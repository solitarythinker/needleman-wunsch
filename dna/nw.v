==> flow/design.v <==
localparam NUM_INPUTS = 1000;
localparam LENGTH = 4;
localparam CWIDTH = 2;
localparam CORD_LENGTH = 8;
localparam MEM_SIZE = 8;
localparam[CWIDTH-1:0] A = 2'b00;
localparam[CWIDTH-1:0] C = 2'b01;
localparam[CWIDTH-1:0] G = 2'b10;
localparam[CWIDTH-1:0] T = 2'b11;
localparam SWIDTH = 16;
localparam signed[SWIDTH-1:0] MATCH = 1;
localparam signed[SWIDTH-1:0] INDEL = -1;
localparam signed[SWIDTH-1:0] MISMATCH = -1;
module Cell#(
  parameter CWIDTH = 2,
  parameter SWIDTH = 16,
  parameter X_CORD = -1,
  parameter Y_CORD = -1,
  parameter[1:0] TOP_DIR = 2'b00,
  parameter[1:0] LEFT_DIR = 2'b01,
  parameter[1:0] CORNER_DIR = 2'b10,
  parameter signed MATCH = 1,
  parameter signed INDEL = -1,
  parameter signed MISMATCH = -1
)(
  input wire clk,
  input wire reset,
  input wire [CWIDTH-1:0] c1,
  input wire [CWIDTH-1:0] c2,
  input reg v_above,
  input reg v_left,
  input reg v_corner,
  output reg b_above,
  output reg b_left,
  output reg b_corner,
  input wire signed[SWIDTH-1:0] above,
  input wire signed[SWIDTH-1:0] left,
  input wire signed[SWIDTH-1:0] corner,  
  input reg back,
  output reg signed[SWIDTH-1:0] score,  
  output reg valid  
);
wire signed[SWIDTH-1:0] above_score = above + INDEL;
wire signed[SWIDTH-1:0] left_score = left + INDEL;
reg signed[SWIDTH-1:0] corner_score;
always @(*) begin
    if (c1 == c2) begin
      corner_score <= corner + MATCH;
    end else begin
      corner_score <= corner + MISMATCH;
    end
end
reg [3:0] count = 0;
reg [1:0] direction = 2'b00;
always @(posedge clk) begin
  if (reset == 0) begin
    if (back == 0 && v_above == 1 && v_left == 1 && v_corner == 1) begin
      if (above_score > left_score && above_score > corner_score) begin
        score <= above_score;
        direction <= TOP_DIR;
      end else if (left_score > above_score && left_score > corner_score) begin
        score <= left_score;
        direction <= LEFT_DIR;
      end else begin
        score <= corner_score;
        direction <= CORNER_DIR;
      end
      valid <= 1;
    end
  end else begin
    valid <= 0;
    score <= 0;
    direction <= 2'b00;
  end
end
endmodule
module Grid#(
  parameter LENGTH = 10,
  parameter CWIDTH = 2,
  parameter SWIDTH = 16,
  parameter CORD_LENGTH = 8,
  parameter MEM_SIZE = 9,
  parameter BYTE_SIZE = 2*CORD_LENGTH,
  parameter[1:0] TOP_DIR = 2'b00,
  parameter[1:0] LEFT_DIR = 2'b01,
  parameter[1:0] CORNER_DIR = 2'b10,
  parameter signed MATCH = 1,
  parameter signed INDEL = -1,
  parameter signed MISMATCH = -1
)(
  input wire clk,
  input wire reset,
  input wire signed[LENGTH*CWIDTH-1:0] s1,
  input wire signed[LENGTH*CWIDTH-1:0] s2,
  output reg signed[SWIDTH-1:0] score,
  output reg valid
);
reg wen = 0;
reg [MEM_SIZE-1:0] waddr = 0;
reg [CORD_LENGTH-1:0] x = LENGTH-1;
reg [CORD_LENGTH-1:0] y = LENGTH-1;
wire [BYTE_SIZE-1:0] wdata = {x, y};
(*__file="file.mem"*)
Memory#(MEM_SIZE, BYTE_SIZE) mem (
    .clock(clk),
    .wen(wen),
    .waddr(waddr),
    .wdata(wdata)
);
reg [SWIDTH-1:0] interconnect[LENGTH-1:0][LENGTH-1:0];
reg valid_matrix[LENGTH-1:0][LENGTH-1:0];
reg tmp = 1;
reg tmp2 = 0;
reg back = 0;
generate
  genvar j, k;
  for (j=0; j < LENGTH; j = j + 1) begin: outer_cells
    for (k = 0; k < LENGTH; k = k + 1) begin: inner_cells
      if (j == 0 && k == 0) begin:s
        Cell#(
          .CWIDTH(CWIDTH),
          .SWIDTH(SWIDTH),
          .X_CORD(k),
          .Y_CORD(j),
          .TOP_DIR(TOP_DIR),
          .LEFT_DIR(LEFT_DIR),
          .CORNER_DIR(CORNER_DIR),
          .MATCH(MATCH),
          .INDEL(INDEL),
          .MISMATCH(MISMATCH)
        ) c (
          .clk(clk),
          .reset(reset),
          .c1(s1[((LENGTH-1)-j)*CWIDTH +:CWIDTH]),
          .c2(s2[((LENGTH-1)-k)*CWIDTH +:CWIDTH]),
          .v_above(tmp),
          .v_left(tmp),
          .v_corner(tmp),
          .b_above(tmp2),
          .b_left(tmp2),
          .b_corner(tmp2),
          .above((k+1) * INDEL),
          .left((j+1) * INDEL),
          .corner(0),
          .back(back),
          .score(interconnect[j][k]),
          .valid(valid_matrix[j][k])
        );
      end
      else if (j == 0) begin:s
        Cell#(
          .CWIDTH(CWIDTH),
          .SWIDTH(SWIDTH),
          .X_CORD(k),
          .Y_CORD(j),
          .TOP_DIR(TOP_DIR),
          .LEFT_DIR(LEFT_DIR),
          .CORNER_DIR(CORNER_DIR),
          .MATCH(MATCH),
          .INDEL(INDEL),
          .MISMATCH(MISMATCH)
        ) c (
          .clk(clk),
          .reset(reset),
          .c1(s1[((LENGTH-1)-j)*CWIDTH +:CWIDTH]),
          .c2(s2[((LENGTH-1)-k)*CWIDTH +:CWIDTH]),
          .v_above(tmp),
          .v_left(valid_matrix[j][k-1]),
          .v_corner(tmp),
          .above((k+1) * INDEL),
          .left(interconnect[j][k-1]),
          .corner((k) * INDEL),
          .back(back),
          .score(interconnect[j][k]),
          .valid(valid_matrix[j][k])
        );
      end
      else if (k == 0) begin:s
        Cell#(
          .CWIDTH(CWIDTH),
          .SWIDTH(SWIDTH),
          .X_CORD(k),
          .Y_CORD(j),
          .TOP_DIR(TOP_DIR),
          .LEFT_DIR(LEFT_DIR),
          .CORNER_DIR(CORNER_DIR),
          .MATCH(MATCH),
          .INDEL(INDEL),
          .MISMATCH(MISMATCH)
        ) c (
          .clk(clk),
          .reset(reset),
          .c1(s1[((LENGTH-1)-j)*CWIDTH +:CWIDTH]),
          .c2(s2[((LENGTH-1)-k)*CWIDTH +:CWIDTH]),
          .v_above(valid_matrix[j-1][k]),
          .v_left(tmp),
          .v_corner(tmp),
          .above(interconnect[j-1][k]),
          .left((j+1) * INDEL),
          .corner((j) * INDEL),
          .back(back),
          .score(interconnect[j][k]),
          .valid(valid_matrix[j][k])
        );
      end
      else begin:s
        Cell#(
          .CWIDTH(CWIDTH),
          .SWIDTH(SWIDTH),
          .X_CORD(k),
          .Y_CORD(j),
          .TOP_DIR(TOP_DIR),
          .LEFT_DIR(LEFT_DIR),
          .CORNER_DIR(CORNER_DIR),
          .MATCH(MATCH),
          .INDEL(INDEL),
          .MISMATCH(MISMATCH)
        ) c (
          .clk(clk),
          .reset(reset),
          .c1(s1[((LENGTH-1)-j)*CWIDTH +:CWIDTH]),
          .c2(s2[((LENGTH-1)-k)*CWIDTH +:CWIDTH]),
          .v_above(valid_matrix[j-1][k]),
          .v_left(valid_matrix[j][k-1]),
          .v_corner(valid_matrix[j-1][k-1]),
          .above(interconnect[j-1][k]),
          .left(interconnect[j][k-1]),
          .corner(interconnect[j-1][k-1]),
          .back(back),
          .score(interconnect[j][k]),
          .valid(valid_matrix[j][k])
        );
      end
    end
  end
endgenerate
reg [3:0] count = 0;
reg once = 0;
reg [1:0] direction = 2'b01;
generate
    for (j = 0; j < LENGTH; j=j+1) begin: wd
        for (k = 0; k < LENGTH; k=k+1) begin: wd_i
            always @(x, y) begin
                if (x == k && y == j && back == 1) begin
                    direction <= outer_cells[j].inner_cells[k].s.c.direction;
                    $display("hahaha %d", count);
                end
            end
        end
    end
endgenerate
always @(valid_matrix[LENGTH-1][LENGTH-1]) begin
    if (valid_matrix[LENGTH-1][LENGTH-1] == 1) begin
        back <= 1;
        direction <= outer_cells[LENGTH-1].inner_cells[LENGTH-1].s.c.direction;
        $display("ASDASDASD %d", count);
        wen <= 1;
    end
end
reg last = 0;
always @(posedge clk) begin
  count <= count + 1;
  if (reset != 1 && back == 1) begin
          waddr <= waddr + 1;
          if (x == 0 && y == 0) begin
              last <= 0;
              valid <= 1;
              wen <= 0;
          end else
          if (x == 0 || direction == TOP_DIR) begin
              y <= y - 1;
          end else
          if (y == 0 || direction == LEFT_DIR) begin
              x <= x - 1;
          end else
          if (direction == CORNER_DIR) begin
              x <= x - 1;
              y <= y - 1;
          end
  end
end
always @(reset) begin
    if (reset == 1) begin
    valid <= 0;
    once <= 0;
    x <= LENGTH-1;
    y <= LENGTH-1;
    back <= 0;
  end
end
generate
    for(j = 0; j < LENGTH; j=j+1) begin: r
        for(k = 0; k < LENGTH; k=k+1)begin: r_in
            always @(reset) begin
                valid_matrix[j][k] <= 0;
                interconnect[j][k] <= 0;
            end
        end
    end
endgenerate
endmodule
[Tool chain data of Cell]
Tool output for the design above, in the order of the flow.
Lines are those of the file above, counted from 1.
Operators carry their Yosys type and port widths (W data, S select, Z words).
Not given: --
Design
  design top: Cell
  clock: clk
  cell library: sky130hd
  timing corner: tt_025C_1v80

[Word level]
Counts by Yosys on the flattened word-level netlist (proc, flatten, opt, wreduce; memories kept). Register bits leave out memories and registers merged into their read ports (data or address); mux counts leave out enables and synchronous resets folded into registers. Print and check cells are left out.
Cells by class
  reductions and logical operators: 5
  bitwise logic cells: 1
  muxes and demuxes: 3
  equal/unequal tests: 1
  magnitude comparators: 4
  add/subtract/negate cells: 4
Operators by type and width (count)
  $gt A16 B16 Y1: 4
  $add A16 B1 Y16 const B: 3
  $mux W16: 3
  $add A16 B2 Y16 const B: 1
  $logic_and A1 B1 Y1: 5
  $eq A2 B2 Y1: 1
  $not A1 Y1: 1
Word-level totals
  input port bits: 58
  register bits after elaboration: 17
  elaborated cells: 20

[Longest topological paths]
Depth = most cells in a row (Yosys ltp): at word level without a register or memory, in the mapped netlist without a sequential cell, where the memories' decode and read muxes count.
Depth
  depth after elaboration: 6
  ABC_AREA: 0
  mapped depth: 25
  depth with buffers taken out: 24

[Synthesis result]
Yosys stat after the flow's synthesis: flattened, memories mapped to cells. It holds for the ABC_AREA given above (unset counts as 0); a run with the other value may have another netlist.
Synthesis totals
  mapped area: 3525.9 µm²
  flip-flop cells: 17
  cell count: 440
Cells by type
  sky130_fd_sc_hd__ha_1: count 60, area in all 750.72 µm²
  sky130_fd_sc_hd__dfxtp_1: count 17, area in all 340.326 µm²
  sky130_fd_sc_hd__xnor2_1: count 23, area in all 201.443 µm²
  sky130_fd_sc_hd__xor2_1: count 19, area in all 166.41 µm²
  sky130_fd_sc_hd__a21o_1: count 19, area in all 142.637 µm²
  sky130_fd_sc_hd__nand2_1: count 37, area in all 138.883 µm²
  sky130_fd_sc_hd__a211oi_2: count 11, area in all 137.632 µm²
  sky130_fd_sc_hd__inv_1: count 34, area in all 127.622 µm²
  sky130_fd_sc_hd__a2111oi_0: count 12, area in all 105.101 µm²
  sky130_fd_sc_hd__o22ai_1: count 16, area in all 100.096 µm²
  sky130_fd_sc_hd__a21oi_1: count 18, area in all 90.086 µm²
  sky130_fd_sc_hd__nand4_1: count 12, area in all 75.072 µm²
  sky130_fd_sc_hd__nor2_1: count 18, area in all 67.565 µm²
  sky130_fd_sc_hd__o21ai_0: count 13, area in all 65.062 µm²
  sky130_fd_sc_hd__nor3_1: count 8, area in all 40.038 µm²
  sky130_fd_sc_hd__a211oi_1: count 5, area in all 37.536 µm²
  sky130_fd_sc_hd__nand2b_1: count 6, area in all 37.536 µm²
  sky130_fd_sc_hd__nor2b_1: count 6, area in all 37.536 µm²
Not listed: further types 54, cells in them 106.

[Timing after synthesis]
OpenSTA on the mapped netlist: ideal clock, no wires. The path of least setup slack (recovery checks aside). Input and output delay are each 20% of the period. Register names are those of the netlist, which keeps one name where synthesis merged equal registers.
Timing path post-synthesis
  path type: input-to-reg
  start point: input port c2[1]
  end point: register (name not given)
  path delay: 4.609 ns
  external input delay: 1.138 ns
  period: 5.69 ns
  slack: -0.057 ns
  stages on the path: 25
  required time: 5.609 ns
  arrival time: 5.666 ns
  synthesis period reached: 5.747 ns
"path delay" is the arrival time less input delay plus setup time.
"stages on the path" counts driving pins, that of a launching flip-flop among them; a cell with two outputs on the path counts twice.
"synthesis period reached" is the clock period less the worst setup slack; recovery checks do not enter. This is arithmetic on one report: input and output delays are still those of the set period (20% each).
The rows between start and end are the longest chain of elaborated cells between them; the timing report does not say that the signal goes this way. Where chains are equally long, one stands for them.
A line is the first line of the expression or statement that the cell stems from. Yosys adds cells for indexed reads and writes and turns some case tables into memories.
Between the ends, post-synthesis
  cells stage by stage: sky130_fd_sc_hd__xor2_1 -> sky130_fd_sc_hd__nor2_1 -> sky130_fd_sc_hd__inv_1 -> sky130_fd_sc_hd__ha_1 -> sky130_fd_sc_hd__nand3_1 -> sky130_fd_sc_hd__o221ai_2 -> sky130_fd_sc_hd__nand2_1 -> sky130_fd_sc_hd__a31oi_1 -> sky130_fd_sc_hd__nand4_1 -> sky130_fd_sc_hd__nand4b_1 -> sky130_fd_sc_hd__a21o_1 -> sky130_fd_sc_hd__xor2_1 -> sky130_fd_sc_hd__inv_1 -> sky130_fd_sc_hd__ha_1 -> sky130_fd_sc_hd__inv_1 -> sky130_fd_sc_hd__nor2_1 -> sky130_fd_sc_hd__nand2_1 -> sky130_fd_sc_hd__or2_2 -> sky130_fd_sc_hd__mux2i_1 -> sky130_fd_sc_hd__a31o_1 -> sky130_fd_sc_hd__a211oi_2 -> sky130_fd_sc_hd__a211o_2 -> sky130_fd_sc_hd__buf_2 -> sky130_fd_sc_hd__a21o_1 -> sky130_fd_sc_hd__a211oi_2
  length of the longest elaborated chain: 6
  elaborated cells between the ends (all ways): 8
  classes of those cells: compare (2); eq/ne (1); mux (3); reduce/logical (2)
Ends and longest elaborated chain, post-synthesis
  from (decl): line 29  | input wire [CWIDTH-1:0] c2,
  $eq A2 B2 Y1: line 47  | if (c1 == c2) begin
  $mux W16: line 47
  $gt A16 B16 Y1: line 61
  $logic_and A1 B1 Y1: line 61
  $mux W16: line 61
  $mux W16: line 58
  to (assign): line 59
  to (assign): line 62
  to (decl): line 40

[Worst path after layout]
From the final timing report of stored run 1: the path of least setup slack in the routed layout; clock arrival at registers is part of the times.
Timing path after layout
  path type: input-to-reg
  start point: input port c2[1]
  end point: register (name not given)
  external input delay: 2.30 ns
  slack: 2.95 ns
  period: 11.5 ns
  required time: 11.68 ns
  arrival time: 8.73 ns
  stages on the path: 25
The rows between start and end are the longest chain of elaborated cells between them; the timing report does not say that the signal goes this way. Where chains are equally long, one stands for them.
Between the ends, after layout
  cells stage by stage: sky130_fd_sc_hd__clkdlybuf4s50_1 -> sky130_fd_sc_hd__xor2_1 -> sky130_fd_sc_hd__nor2_1 -> sky130_fd_sc_hd__inv_1 -> sky130_fd_sc_hd__ha_1 -> sky130_fd_sc_hd__nand3_1 -> sky130_fd_sc_hd__o221ai_2 -> sky130_fd_sc_hd__nand2_1 -> sky130_fd_sc_hd__a31oi_1 -> sky130_fd_sc_hd__nand4_1 -> sky130_fd_sc_hd__nand4b_1 -> sky130_fd_sc_hd__a21o_1 -> sky130_fd_sc_hd__xor2_1 -> sky130_fd_sc_hd__inv_1 -> sky130_fd_sc_hd__ha_1 -> sky130_fd_sc_hd__inv_1 -> sky130_fd_sc_hd__nor2_1 -> sky130_fd_sc_hd__nand2_1 -> sky130_fd_sc_hd__or2_2 -> sky130_fd_sc_hd__mux2i_1 -> sky130_fd_sc_hd__nand2_1 -> sky130_fd_sc_hd__o21ai_1 -> sky130_fd_sc_hd__a211o_2 -> sky130_fd_sc_hd__mux2_2 -> sky130_fd_sc_hd__a211oi_2
  length of the longest elaborated chain: 6
  elaborated cells between the ends (all ways): 8
  classes of those cells: compare (2); eq/ne (1); mux (3); reduce/logical (2)
Ends and longest elaborated chain, after layout
  from (decl): line 29  | input wire [CWIDTH-1:0] c2,
  $eq A2 B2 Y1: line 47  | if (c1 == c2) begin
  $mux W16: line 47
  $gt A16 B16 Y1: line 61
  $logic_and A1 B1 Y1: line 61
  $mux W16: line 61
  $mux W16: line 58
  to (assign): line 59
  to (assign): line 62
  to (decl): line 40

## Implementation results

Flow measurements of Cell on sky130hd: 2 stored runs with different settings, listed in no order. Input and output delays are each 20% of the period that was set; the output load is 0.01 pF.
"achieved clock period (ns)" means the clock period less the worst setup slack. The figure is calculated, with input and output delays left at 20% of the set period.
"worst setup path time (ns)" = time allowed to the worst setup path (clock period - input delay - output delay, where it has them) - its slack; a late launch clock adds to it, a late capture clock takes from it.
"finish__power__total" is the tool's figure for a default switching activity; nothing was simulated.

Flow files of stored run 1
==> flow/run.sh <==
#!/bin/bash
# the make line also repeats the synthesis and layout settings of config.mk as NAME=value (left out here)
make -C /OpenROAD-flow-scripts/flow DESIGN_CONFIG=/design/flow/config.mk WORK_HOME=/design/flow/orfs CLKGATE_MAP_FILE= finish
==> flow/config.mk <==
export PLATFORM = sky130hd
export DESIGN_NAME = Cell
export DESIGN_NICKNAME = Cell
export VERILOG_FILES = /design/flow/design.v
export SDC_FILE = /design/flow/constraint.sdc
export NUM_CORES = 4
export LEC_CHECK = 0
export CAP_MARGIN = 20
export CELL_PAD_IN_SITES_DETAIL_PLACEMENT = 1
export CELL_PAD_IN_SITES_GLOBAL_PLACEMENT = 1
export CORE_MARGIN = 2
export CORE_UTILIZATION = 27
export CTS_CLUSTER_DIAMETER = 102
export GPL_ROUTABILITY_DRIVEN = 1
export PLACE_DENSITY = 0.58
export SLEW_MARGIN = 30
==> flow/constraint.sdc <==
create_clock -name core_clock -period 11.5 [get_ports {clk}]
set_input_delay 2.3000 -clock core_clock [delete_from_list [all_inputs] [get_ports {clk}]]
set_output_delay 2.3000 -clock core_clock [all_outputs]
set_load 0.01 [all_outputs]

report of stored run 1
yosys chip area after synthesis (um^2): 3525.9
finish__design__die__area: 13989.0
finish__design__instance__area__stdcell: 4460.5
finish__design__instance__utilization: 0.3520
finish__timing__setup__ws: 2.946
finish__timing__setup__tns: 0.000
finish__timing__hold__ws: 0.480
finish__power__total: 4.595e-04
achieved clock period (ns): 8.554
worst setup path time (ns): 6.25
worst setup path kind: input-to-reg

Flow files of stored run 2
==> flow/run.sh <==
#!/bin/bash
# the make line also repeats the synthesis and layout settings of config.mk as NAME=value (left out here)
make -C /OpenROAD-flow-scripts/flow DESIGN_CONFIG=/design/flow/config.mk WORK_HOME=/design/flow/orfs CLKGATE_MAP_FILE= finish
==> flow/config.mk <==
export PLATFORM = sky130hd
export DESIGN_NAME = Cell
export DESIGN_NICKNAME = Cell
export VERILOG_FILES = /design/flow/design.v
export SDC_FILE = /design/flow/constraint.sdc
export NUM_CORES = 4
export LEC_CHECK = 0
export CAP_MARGIN = 20
export CORE_MARGIN = 8
export CORE_UTILIZATION = 49
export CTS_CLUSTER_SIZE = 17
export GPL_TIMING_DRIVEN = 0
export HOLD_SLACK_MARGIN = -0.04
export MIN_ROUTING_LAYER = met1
export PLACE_DENSITY_LB_ADDON = 0.25
export SETUP_SLACK_MARGIN = 0.09
export SLEW_MARGIN = 10
export TNS_END_PERCENT = 70
==> flow/constraint.sdc <==
create_clock -name core_clock -period 6.79 [get_ports {clk}]
set_input_delay 1.3580 -clock core_clock [delete_from_list [all_inputs] [get_ports {clk}]]
set_output_delay 1.3580 -clock core_clock [all_outputs]
set_load 0.01 [all_outputs]

report of stored run 2
yosys chip area after synthesis (um^2): 3525.9
finish__design__die__area: 10165.7
finish__design__instance__area__stdcell: 4575.6
finish__design__instance__utilization: 0.6446
finish__timing__setup__ws: 0.366
finish__timing__setup__tns: 0.000
finish__timing__hold__ws: 0.507
finish__power__total: 7.583e-04
achieved clock period (ns): 6.423
worst setup path time (ns): 5.07
worst setup path kind: input-to-reg
